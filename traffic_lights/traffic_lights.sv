==> flow/design.v <==
module traffic_lights
    (
        input logic clk , rst ,
        input logic Ta, Tb,
        output logic[1:0] La, Lb
    );
    typedef enum {s0, s1, s2, s3} state_t;
    state_t state_reg , state_next;
    logic [31:0] counter, nxt_counter;
    logic cnt_done, count;
    always_ff @(posedge clk , posedge rst)
        if (rst) begin
            state_reg <= s0;
            counter <= 32'd0;
        end
        else begin
            state_reg <= state_next;
            counter <= nxt_counter;
        end
    always_comb begin
        state_next = state_reg;  
        La = 2'b10;
        Lb = 2'b00;
        count = 0;
        unique case (state_reg)
            s0:
                if (Ta)
                    state_next = state_reg;  
                else
                    state_next = s1;
            s1: begin
                La = 2'b01;
                Lb = 2'b00;
                count = 1;
                if (cnt_done)
                    state_next = s2;
                else
                    state_next = state_reg;  
            end
            s2: begin
                La = 2'b00;
                Lb = 2'b10;
                if (Tb)
                    state_next = state_reg;  
                else
                    state_next = s3;
            end
            s3: begin
                La = 2'b00;  
                Lb = 2'b01;  
                count = 1;
                if (cnt_done)
                    state_next = s0;
                else
                    state_next = state_reg;  
            end
        endcase
    end
    always_comb begin
        nxt_counter = counter;  
        cnt_done = 1'b0;
        if (count)
            if (counter == 32'd500000) begin
                nxt_counter = 32'd0;
                cnt_done = 1'b1;
            end
            else 
                nxt_counter = counter + 1; 
    end
endmodule
Tool chain data of traffic_lights
The steps from the RTL of traffic_lights to its reports follow in flow order.
Line numbers count from 1 in the design file above.
Cell names lack the library's common part.
{"block": "setup", "design": "traffic_lights", "clock_port": "clk", "cell_library": "sky130hd", "corner": "tt_025C_1v80"}

Word-level counts
Counts by Yosys on the flattened word-level netlist (proc, flatten, opt, wreduce; memories kept). Register bits leave out memories and registers merged into their read ports (data or address). Print and check cells are left out. Cells with the same type and inputs are merged into one.
{"block": "bits", "reg_bits": 64}
{"block": "op_classes", "add_sub_neg": 1, "equal": 8, "muxes": 11, "n_reduce_logical": 6}
{"block": "op_table", "cell": "32-bit two-way mux", "count": 5}
{"block": "op_table", "cell": "32-bit parallel mux with 4-bit select", "count": 1}
{"block": "op_table", "cell": "32-bit by 2-bit == test with 1-bit output with constant B", "count": 2}
{"block": "op_table", "cell": "32-bit by 1-bit adder with 32-bit output with constant B", "count": 1}
{"block": "op_table", "cell": "32-bit by 1-bit == test with 1-bit output with constant B", "count": 1}
{"block": "op_table", "cell": "32-bit by 19-bit == test with 1-bit output with constant B", "count": 1}
{"block": "op_table", "cell": "32-bit logical NOT", "count": 1}
{"block": "op_table", "cell": "2-bit parallel mux with 3-bit select", "count": 2}
{"block": "op_table", "cell": "2-bit != test with constant B", "count": 4}
{"block": "op_table", "cell": "2-bit OR reduction", "count": 4}
{"block": "op_table", "cell": "4-bit AND reduction", "count": 1}
{"block": "op_table", "cell": "1-bit parallel mux with 2-bit select", "count": 1}
{"block": "op_table", "cell": "1-bit two-way mux", "count": 2}

Depth
Yosys ltp: most cells in a row. Word level: on the elaborated netlist, between registers, memories and ports. Mapped: between sequential cells and ports; inverters and the memories' decode and read muxes count.
{"block": "logic_depth", "ltp_word": 6, "abc_area": 0, "ltp_mapped": 6, "depth_no_buf": 6}

Netlist
Source: synth_stat.txt of the flow (Yosys; design flattened, memories mapped). It holds for the ABC_AREA given above (unset counts as 0); a run with the other value may have another netlist.
The area totals of this step are shown rounded.
{"block": "types", "cell_type": "dfrtp_1", "count": 35, "type_area_um2": 875.84}
{"block": "types", "cell_type": "xor2_1", "count": 17, "type_area_um2": 148.893}
{"block": "types", "cell_type": "xnor2_1", "count": 8, "type_area_um2": 70.067}
{"block": "types", "cell_type": "nor3_1", "count": 11, "type_area_um2": 55.053}
{"block": "types", "cell_type": "o21ai_0", "count": 11, "type_area_um2": 55.053}
{"block": "types", "cell_type": "nand2_1", "count": 14, "type_area_um2": 52.55}
{"block": "types", "cell_type": "nand3_1", "count": 10, "type_area_um2": 50.048}
{"block": "types", "cell_type": "nor2_1", "count": 13, "type_area_um2": 48.797}
{"block": "types", "cell_type": "and4_1", "count": 5, "type_area_um2": 43.792}
{"block": "types", "cell_type": "nor4_1", "count": 7, "type_area_um2": 43.792}
{"block": "types", "cell_type": "nand4_1", "count": 6, "type_area_um2": 37.536}
{"block": "types", "cell_type": "inv_1", "count": 8, "type_area_um2": 30.029}
{"block": "types", "cell_type": "dfstp_2", "count": 1, "type_area_um2": 26.275}
{"block": "types", "cell_type": "and3_1", "count": 4, "type_area_um2": 25.024}
{"block": "types", "cell_type": "ha_1", "count": 2, "type_area_um2": 25.024}
{"block": "types", "cell_type": "or3_1", "count": 4, "type_area_um2": 25.024}
{"block": "types", "cell_type": "a21oi_1", "count": 4, "type_area_um2": 20.019}
{"block": "types", "cell_type": "a22o_1", "count": 2, "type_area_um2": 17.517}
Other cell types: 12; their cells: 16.
{"block": "mapped", "stdcells": 178, "yosys_area_um2": 1764, "seqArea_um2": 902.1, "flip_flops": 36, "buf_cells": 5}

Worst setup path after synthesis
OpenSTA on the mapped netlist: ideal clock, no wires. The path of least setup slack (recovery checks aside). Input and output delay are each 20% of the period. Register names are those of the netlist, which keeps one name where synthesis merged equal registers.
{"block": "synth_path", "path_kind": "register -> register", "startpoint": "register counter[0]", "endpoint": "register counter[13]", "clock_period_ns": 2.07, "t_first_pin_ns": 0.000, "arrival_ns": 1.609, "slack_ns": 0.317, "delay_ns": 1.753, "stages": 7, "period_less_setup_slack_ns": 1.753}
"delay_ns" = arrival - input delay + setup time.
"stages": output pins that drive a net of the path, with the launching flip-flop's if there is one; two outputs of one cell count as two.
"period_less_setup_slack_ns" is the clock period less the worst setup slack; recovery checks do not enter. This is arithmetic on one report: input and output delays are still those of the set period (20% each).
Between the ends stands the longest chain of elaborated cells between them, by number of cells; it is not shown to be the way that was timed. Of several equally long chains one is given.
Each line given opens the expression or statement behind the cell; cells for indexed reads and writes are added by Yosys, which also makes memories of some case tables.
{"block": "synth_between", "cell_sequence": "dfrtp_1 > inv_1 > ha_1 > nor4b_1 > nand4_1 > nor3_1 > nor2_1", "elab_chain_len": 2, "cone_cells": 3, "lines_between": 2, "cone_classes": "add/sub (1); eq/ne (1); mux (1)"}
{"block": "synth_rtl", "element": "start: declaration", "line": 9, "source": "logic [31:0] counter, nxt_counter;"}
{"block": "synth_rtl", "element": "start: assignment", "line": 14, "source": "counter <= 32'd0;"}
{"block": "synth_rtl", "element": "start: assignment", "line": 18, "source": "counter <= nxt_counter;"}
{"block": "synth_rtl", "element": "32-bit by 1-bit adder with 32-bit output", "line": 68, "source": "nxt_counter = counter + 1;"}
{"block": "synth_rtl", "element": "32-bit two-way mux", "line": 63, "source": "if (counter == 32'd500000) begin"}
{"block": "synth_rtl", "element": "end: assignment", "line": 14}
{"block": "synth_rtl", "element": "end: assignment", "line": 18}
{"block": "synth_rtl", "element": "end: declaration", "line": 9}

Worst path after layout
Path of least setup slack in the final report of entry A (OpenROAD, finished layout, wires in). Where an end is a register, its clock arrival counts in the times.
{"block": "layout_path", "path_kind": "register -> register", "startpoint": "register counter[9]", "endpoint": "register counter[15]", "clock_period_ns": 2.08, "t_first_pin_ns": 0.29, "arrival_ns": 2.16, "slack_ns": 0.12, "stages": 5}
Between the ends stands the longest chain of elaborated cells between them, by number of cells; it is not shown to be the way that was timed. Of several equally long chains one is given.
{"block": "layout_between", "cell_sequence": "dfrtp_1 > and4_1 > or4b_1 > or3_1 > a21oi_1", "elab_chain_len": 2, "cone_cells": 3, "lines_between": 2, "cone_classes": "add/sub (1); eq/ne (1); mux (1)"}
{"block": "layout_rtl", "element": "start: declaration", "line": 9, "source": "logic [31:0] counter, nxt_counter;"}
{"block": "layout_rtl", "element": "start: assignment", "line": 14, "source": "counter <= 32'd0;"}
{"block": "layout_rtl", "element": "start: assignment", "line": 18, "source": "counter <= nxt_counter;"}
{"block": "layout_rtl", "element": "32-bit by 1-bit adder with 32-bit output", "line": 68, "source": "nxt_counter = counter + 1;"}
{"block": "layout_rtl", "element": "32-bit two-way mux", "line": 63, "source": "if (counter == 32'd500000) begin"}
{"block": "layout_rtl", "element": "end: assignment", "line": 14}
{"block": "layout_rtl", "element": "end: assignment", "line": 18}
{"block": "layout_rtl", "element": "end: declaration", "line": 9}

Design traffic_lights on sky130hd. What follows are 2 stored runs of the flow, each under its own settings; their order means nothing. The constraints put input and output delay at 20% of the set period each and load the outputs with 0.01 pF.
"period_reached_ns": clock period set for the run, less the worst setup slack. It is reckoned from that one timing run; input and output delays stay at 20% of the period that was set.
"final_power_uw": no workload was simulated; the value follows from the tool's default switching activity.
Results are given in rounded form.

{"run": "entry A", "settings": { "period_ns": 2.08, "CORE_UTILIZATION": 29, "SETUP_SLACK_MARGIN": -0.05, "HOLD_SLACK_MARGIN": -0.03, "CORE_MARGIN": 5, "CELL_PAD_IN_SITES_GLOBAL_PLACEMENT": 2, "TNS_END_PERCENT": 5, "ABC_AREA": 0, "GPL_TIMING_DRIVEN": 1, "GPL_ROUTABILITY_DRIVEN": 0, "CTS_CLUSTER_SIZE": 67, "CAP_MARGIN": 35, "SLEW_MARGIN": 40 }, "results": { "total_negative_slack_ns": 0.000, "period_reached_ns": 1.956, "synth_area_um2": 1764, "final_power_uw": 1238, "final_cell_area_um2": 2041, "timing.setup.ws_ns": 0.124, "final_die_area_um2": 7743 }}
{"run": "entry B", "settings": { "period_ns": 2.76, "CORE_UTILIZATION": 43, "SETUP_SLACK_MARGIN": 0.08, "PLACE_DENSITY_LB_ADDON": 0.23, "CORE_MARGIN": 3, "CELL_PAD_IN_SITES_DETAIL_PLACEMENT": 1, "GPL_TIMING_DRIVEN": 0, "MIN_ROUTING_LAYER": "met2", "MAX_ROUTING_LAYER": "met5", "CAP_MARGIN": 20, "SLEW_MARGIN": 20 }, "results": { "total_negative_slack_ns": 0.000, "period_reached_ns": 2.372, "synth_area_um2": 1764, "final_power_uw": 1023, "final_cell_area_um2": 2011, "timing.setup.ws_ns": 0.388, "final_die_area_um2": 4907 }}
